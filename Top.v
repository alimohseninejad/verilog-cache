==> flow/design.v <==
module Cache (
	input [5:0] address,
	input [7:0] WriteData, MemoryToCache,
	input WriteEn,
	input reset,
	input clk,
	output hit, RAMWE,
	output [7:0] ReadData, 
	output reg [7:0] CacheToMemory,
	output reg [5:0] AddressToMemory
) ;
	reg [13:0] Way1 [7:0] ;
	reg [12:0] Way0 [7:0] ;
	wire hit1 ;
	wire hit0 ;
	assign hit1 = ( (Way1[address[2:0]][11]) && (address[5:3] == Way1[address[2:0]][10:8]) ) ;
	assign hit0 = ( (Way0[address[2:0]][11]) && (address[5:3] == Way0[address[2:0]][10:8]) ) ;
	assign hit = hit1 || hit0 ;
	assign ReadData = (hit1)? Way1[address[2:0]][7:0] : Way0[address[2:0]][7:0] ;
	assign RAMWE = (hit)? 1'b0 : ((Way1[address[2:0]][13]) && (Way1[address[2:0]][12])) 
							 || (!(Way1[address[2:0]][13]) && (Way0[address[2:0]][12])) ;
	integer i = 0 ;
	always @(posedge clk)
		begin
			if(reset)
				for (i = 0 ; i < 8 ; i = i + 1)
					begin
						Way1[i] <= 13'd0 ;
						Way0[i] <= 12'd0 ;	
					end
			else
			begin
				if(WriteEn)								 
				begin
					if(hit)	
					begin
						if(hit0)
							begin
								Way0[address[2:0]][12] <= 1'b1 ;
								Way0[address[2:0]][7:0] <= WriteData ;	
							end
						else
							begin
								Way1[address[2:0]][12] <= 1'b1 ;
								Way1[address[2:0]][7:0] <= WriteData ;
							end
					end
					else if(!hit)						 
						if (Way1[address[2:0]][13])
							begin
								if(Way1[address[2:0]][12])
									begin
									CacheToMemory <= Way1[address[2:0]][7:0] ;
									AddressToMemory <= {Way1[address[2:0]][10:8], address[2:0]} ; 
									end
								Way1[address[2:0]][11] <= 1'b1 ;
								Way1[address[2:0]][10:8] <= address[5:3] ; 
								Way1[address[2:0]][12] <= 1'b1 ;
								Way1[address[2:0]][7:0] <= WriteData ;
							end
						else
							begin
								if(Way0[address[2:0]][12])
									begin
										CacheToMemory <= Way0[address[2:0]][7:0] ;
										AddressToMemory <= {Way0[address[2:0]][10:8], address[2:0]} ; 
									end
								Way0[address[2:0]][11] <= 1'b1 ;
								Way0[address[2:0]][10:8] <= address[5:3] ;
								Way0[address[2:0]][12] <= 1'b1 ;
								Way0[address[2:0]][7:0] <= WriteData ;
							end
				end
				else if(!hit)							 
					if (Way1[address[2:0]][13])
						begin
							if (Way1[address[2:0]][12])
								begin
									CacheToMemory <= Way1[address[2:0]][7:0] ;
									AddressToMemory <= {Way1[address[2:0]][10:8], address[2:0]} ;
								end
							Way1[address[2:0]][7:0] <= MemoryToCache ;
							Way1[address[2:0]][10:8] <= address[5:3] ;
							Way1[address[2:0]][11] <= 1'b1 ;	
							Way1[address[2:0]][12] <= 1'b0 ;
						end
					else
						begin
							if (Way0[address[2:0]][12])
								begin
									CacheToMemory <= Way0[address[2:0]][7:0] ;
									AddressToMemory <= {Way0[address[2:0]][10:8], address[2:0]} ;
								end
							Way0[address[2:0]][7:0] <= MemoryToCache ;
							Way0[address[2:0]][10:8] <= address[5:3] ;
							Way0[address[2:0]][11] <= 1'b1 ;	
							Way0[address[2:0]][12] <= 1'b0 ;	
						end
				if (hit)								 
					Way1[address[2:0]][13] <= hit0 ;
				else
					Way1[address[2:0]][13] <= !(Way1[address[2:0]][13]) ;
			end	
		end 
endmodule 
module MemorySystem	(
	input clk,
	input reset,
	input RWB,
	input [5:0] address,
	input [7:0] data,
	output hit,
	output [7:0] MemSysOut 
);
	wire [7:0] MemoryToCache, ReadDataCache, CacheToMemory ;
	wire [5:0] AddressToMemory ;
	wire RAMWE ;
	Cache cache1 (address,data,MemoryToCache,RWB,reset,clk,hit,RAMWE,ReadDataCache,CacheToMemory,AddressToMemory) ;
	RAM ram1 (MemoryToCache,CacheToMemory,reset,address,AddressToMemory,clk,RAMWE,(!hit)) ;
	assign MemSysOut = (RWB) ? 8'd0 : ((hit) ? ReadDataCache : MemoryToCache) ;
endmodule 
module Processor(
	clk,
	start,
	RWB,
	Address,
	Data
);
input clk;
input	start;
output RWB;
output reg[5:0] Address;
output reg[7:0] Data;
reg Addreg;
always@(posedge clk)
begin
	begin
	Data[0] <= start ? 1'b0 : Data[7]^ Data[6];
	Data[6:1] <= start ? 5'b0: Data[5:0];
	Data[7] <= start ? 1'b1 : Data[6];
	Address[0] <= start ? 1'b0 : Address[5]^ Addreg;
	{Addreg,Address[3:1]} <= start ? 4'b0: Address[3:0];
	Address[4]<=0;
	Address[5] <= start ? 1'b1 : Addreg;
	end
end
assign RWB = Data[5];
endmodule
module RAM (ReadData, WriteData, Reset,readAddress,writeAddress, Clk, writeEn,readEn);
  output [7 : 0] ReadData;
  input [7 : 0] WriteData;
  input [5 : 0] readAddress,writeAddress;
  input Clk  ,writeEn , readEn , Reset;
  reg [7 : 0] Memory [0 : 63];
  integer i;
  assign ReadData =(readEn)? Memory[readAddress]:8'bzzzzzzzz;
  always @(posedge Clk)
   if (Reset) begin
	for(i=0;i<64;i=i+1)
      Memory [i] <= 8'b00000000;		
    end else  if (writeEn)
      Memory [writeAddress] <= WriteData;
endmodule
module Top (
	input Clk,
	input Reset,
	output Hit,
	output [7:0] MemSysOut
) ;
	wire RWB ;
	reg start;
	wire [5:0] address ;
	wire [7:0] data ;
	MemorySystem memsys1 (Clk,Reset,RWB,address,data,Hit,MemSysOut) ;
	Processor processor1 (Clk,start,RWB,address,data) ;
	integer k = 0 ;
	always @(posedge Clk)
		begin
			if (k < 3)
				k = k + 1 ;
			if (Reset)
				begin
					k = 0 ;
					start = 0 ;
				end
			if (k == 0)
				start = 1 ;
			if (k == 1)
				start = 0 ;	
		end	
endmodule 
# --- Tool chain data of Top ---
# The steps from the RTL of Top to its reports follow in flow order.
# Lines are those of the file above, counted from 1.
# Cell names lack the library's common part.
setup:
  top: "Top"
  clock_port: "Clk"
  library: "sky130hd"
  lib_corner: "tt_025C_1v80"

# --- Word level ---
# Source: Yosys, flattened and elaborated, memories not mapped. Widths are those after wreduce. Print and check cells do not count.
# Yosys's memory passes give these memory sizes; they may raise the number of words (mostly to a power of two), join words into wider ones and drop unused or constant bits.
bits:
  mem_count: 3
  ram_bits: 728
  output_inout_bits: 9
  input_bits: 2
  word_cells: 181
  reg_bits: 61
op_classes:
  n_addsub: 1
  muxes: 137
  n_eq: 4
  reduce_logical: 11
  n_cmp: 1
  logic: 17
memory_table:
  columns: ["name", "words", "width", "line", "rtl"]
  rows:
  - ["memsys1.ram1.Memory", 64, 8, 154, "reg [7 : 0] Memory [0 : 63];"]
  - ["memsys1.cache1.Way1", 8, 14, 12, "reg [13:0] Way1 [7:0] ;"]
  - ["memsys1.cache1.Way0", 8, 13, 13, "reg [12:0] Way0 [7:0] ;"]
ops:
  columns: ["cell", "count"]
  rows:
  - ["14-bit two-way mux", 40]
  - ["13-bit two-way mux", 36]
  - ["8-bit two-way mux", 12]
  - ["32-bit two-way mux", 2]
  - ["1-bit two-way mux", 37]
  - ["6-bit two-way mux", 6]
  - ["32-bit by 2-bit adder with 32-bit output with constant B", 1]
  - ["32-bit by 2-bit == test with 1-bit output with constant B", 1]
  - ["32-bit by 3-bit less-than comparator with 1-bit output with constant B", 1]
  - ["32-bit logical NOT", 1]
  - ["1-bit bitwise OR", 13]
  - ["3-bit two-way mux", 4]
  - ["3-bit == test", 2]
  - ["1-bit logical AND", 4]
  - ["2-bit nonzero test", 2]
  - ["4-bit AND reduction", 1]
  - ["1-bit XOR", 2]
  - ["1-bit logical OR", 2]
  - ["1-bit inverter", 2]
  - ["2-bit != test with constant B", 1]
  - ["1-bit logical NOT", 1]

# --- Longest topological paths ---
# Depth = most cells in a row (Yosys ltp): at word level without a register or memory, in the mapped netlist without a sequential cell, where the memories' decode and read muxes count.
logic_depth:
  ltp_word: 8
  ABC_AREA: 0
  depth_mapped: 15
  mapped_depth_nobuf: 10

# --- After synthesis ---
# Yosys stat after the flow's synthesis: flattened, memories mapped to cells. It holds for the ABC_AREA given above (unset counts as 0); a run with the other value may have another netlist.
# Totals and module areas in this step are rounded.
synth_totals:
  buf_cells: 138
  flip_flops: 516
  synth_area_um2: 23500
  mapped_cells: 2012
  sequential_area_um2: 14900
types:
  columns: ["cell", "count", "area_total_um2"]
  rows:
  - ["edfxtp_1", 453, 1.36E+04]
  - ["and2_1", 261, 1.63E+03]
  - ["dfxtp_1", 63, 1261.21]
  - ["nor2_1", 307, 1.15E+03]
  - ["a22oi_1", 101, 758.227]
  - ["mux2i_1", 54, 540.518]
  - ["nand2_1", 135, 506.736]
  - ["o21ai_0", 86, 430.413]
  - ["clkbuf_1", 114, 427.91]
  - ["a21oi_1", 64, 320.307]
  - ["mux4_2", 9, 202.694]
  - ["xor2_1", 21, 183.926]
  - ["mux2_2", 16, 180.173]
  - ["a221oi_1", 20, 175.168]
  - ["nand3_1", 34, 170.163]
  - ["a22o_1", 17, 148.893]
  - ["nand4_1", 23, 143.888]
  - ["nor4_1", 19, 118.864]
# Other cell types: 54; their cells: 215.
# By module: a second synthesis without flattening, with its own total; a netlist apart from the flattened one above.
unflattened:
  cells_unflattened: 2701
  area_unflattened_um2: 37500
# Rows give one instance, submodules left out.
modules:
  columns: ["module", "mod_seq_area_um2", "n_cells", "area_um2", "instances"]
  rows:
  - ["RAM", 15400, 1564, 23800, 1]
  - ["Cache", 6750, 835, 11100, 1]
  - ["Top", 661, 249, 1980, 1]
  - ["Processor", 280, 34, 414, 1]
  - ["MemorySystem", 0.0, 19, 129, 1]

# --- Timing after synthesis ---
# OpenSTA on the mapped netlist: ideal clock, no wires. The path of least setup slack (recovery checks aside). Input and output delay are each 20% of the period. Register names are those of the netlist, which keeps one name where synthesis merged equal registers.
synth_path:
  path_kind: "register -> output"
  startpoint: "register (name not given)"
  endpoint: "output MemSysOut[6]"
  path_buffers: 8
  path_delay_ns: 3.214
  period_ns: 4.07
  t_arrival_ns: 3.214
  slack_ns: 0.042
  out_delay_ns: 0.814
  launch_ns: 0.000
  required_time_ns: 3.256
  stages: 14
  period_less_setup_slack_ns: 4.028
# "path_delay_ns" is the arrival time less input delay plus setup time.
# At an output port there is no setup time.
# "stages" counts driving pins, that of a launching flip-flop among them; a cell with two outputs on the path counts twice.
# "period_less_setup_slack_ns" is the clock period less the worst setup slack; recovery checks do not enter. This is arithmetic on one report: input and output delays are still those of the set period (20% each).
synth_between:
  path_cell_list: "dfxtp_1 buf_2 buf_2 buf_1 clkbuf_1 and3b_1 clkbuf_1 buf_1 clkbuf_1 clkbuf_1 a22oi_1 nand4_1 nand2_1 a21oi_1"
synth_lines:
  columns: ["element", "line", "rtl"]
  rows:
  - ["end: declaration", 168, "output [7:0] MemSysOut"]
# No chain of elaborated cells between the ends is given.

# --- Worst path after layout ---
# Path of least setup slack in the final report of stored run 1 (OpenROAD, finished layout, wires in). Where an end is a register, its clock arrival counts in the times.
layout_path:
  path_kind: "register -> output"
  startpoint: "register (name not given)"
  endpoint: "output MemSysOut[7]"
  period_ns: 3.87
  launch_ns: 0.64
  stages: 14
  slack_ns: -0.53
  out_delay_ns: 0.77
  t_arrival_ns: 3.63
  path_buffers: 4
  required_time_ns: 3.10
layout_between:
  path_cell_list: "dfxtp_4 buf_4 nor2b_2 buf_12 nand2_1 o21ai_0 nor4_2 buf_4 a211oi_1 a31o_2 mux2i_2 mux2i_4 nor2_1 buf_2"
layout_lines:
  columns: ["element", "line", "rtl"]
  rows:
  - ["end: declaration", 168, "output [7:0] MemSysOut"]
# No chain of elaborated cells between the ends is given.

# Flow measurements of Top on sky130hd: 2 stored runs with different settings, listed in no order. Input and output delays are each 20% of the period that was set; the output load is 0.01 pF.
# "timing.achieved_period_ns": clock period set for the run, less the worst setup slack. It is reckoned from that one timing run; input and output delays stay at 20% of the period that was set.
# "critical_path_time_ns": the worst setup path's part of the clock period (all of it between registers, 20% less for each end at a port) less its slack. A launch clock that arrives late makes it longer, a capture clock that arrives late makes it shorter.
# By "design_power_w" is meant OpenSTA's value without simulated activity: inputs other than the clock are taken to toggle once in ten clock periods, and the tool carries that through the logic.
# Measured values are rounded.
runs:
  - name: "stored run 1"
    settings:
      period_ns: 3.87
      CORE_UTILIZATION: 36
      PLACE_DENSITY_LB_ADDON: 0.24
      CORE_MARGIN: 6
      CELL_PAD_IN_SITES_DETAIL_PLACEMENT: 2
      TNS_END_PERCENT: 85
      GPL_TIMING_DRIVEN: 1
      GPL_ROUTABILITY_DRIVEN: 1
      CTS_CLUSTER_DIAMETER: 339
      SLEW_MARGIN: 15
      MAX_ROUTING_LAYER: "met5"
      CAP_MARGIN: 20
    results:
      final_die_area_um2: 71500
      yosys.chip_area_um2: 23500
      critical_path_time_ns: 3.63
      critical_path_kind: "register -> output"
      tns_setup_ns: -10.2
      timing.setup.ws_ns: -0.533
      finish.stdcell_area_um2: 29600
      utilization_frac: 0.458
      timing.achieved_period_ns: 4.403
      design_power_w: 0.0211
  - name: "stored run 2"
    settings:
      period_ns: 4.32
      CAP_MARGIN: 20
      CORE_MARGIN: 2
      CORE_UTILIZATION: 40
      SLEW_MARGIN: 20
    results:
      final_die_area_um2: 60700
      yosys.chip_area_um2: 23500
      critical_path_time_ns: 3.42
      critical_path_kind: "register -> output"
      tns_setup_ns: 0.000
      timing.setup.ws_ns: 0.034
      finish.stdcell_area_um2: 27200
      utilization_frac: 0.47
      timing.achieved_period_ns: 4.286
      design_power_w: 0.0162
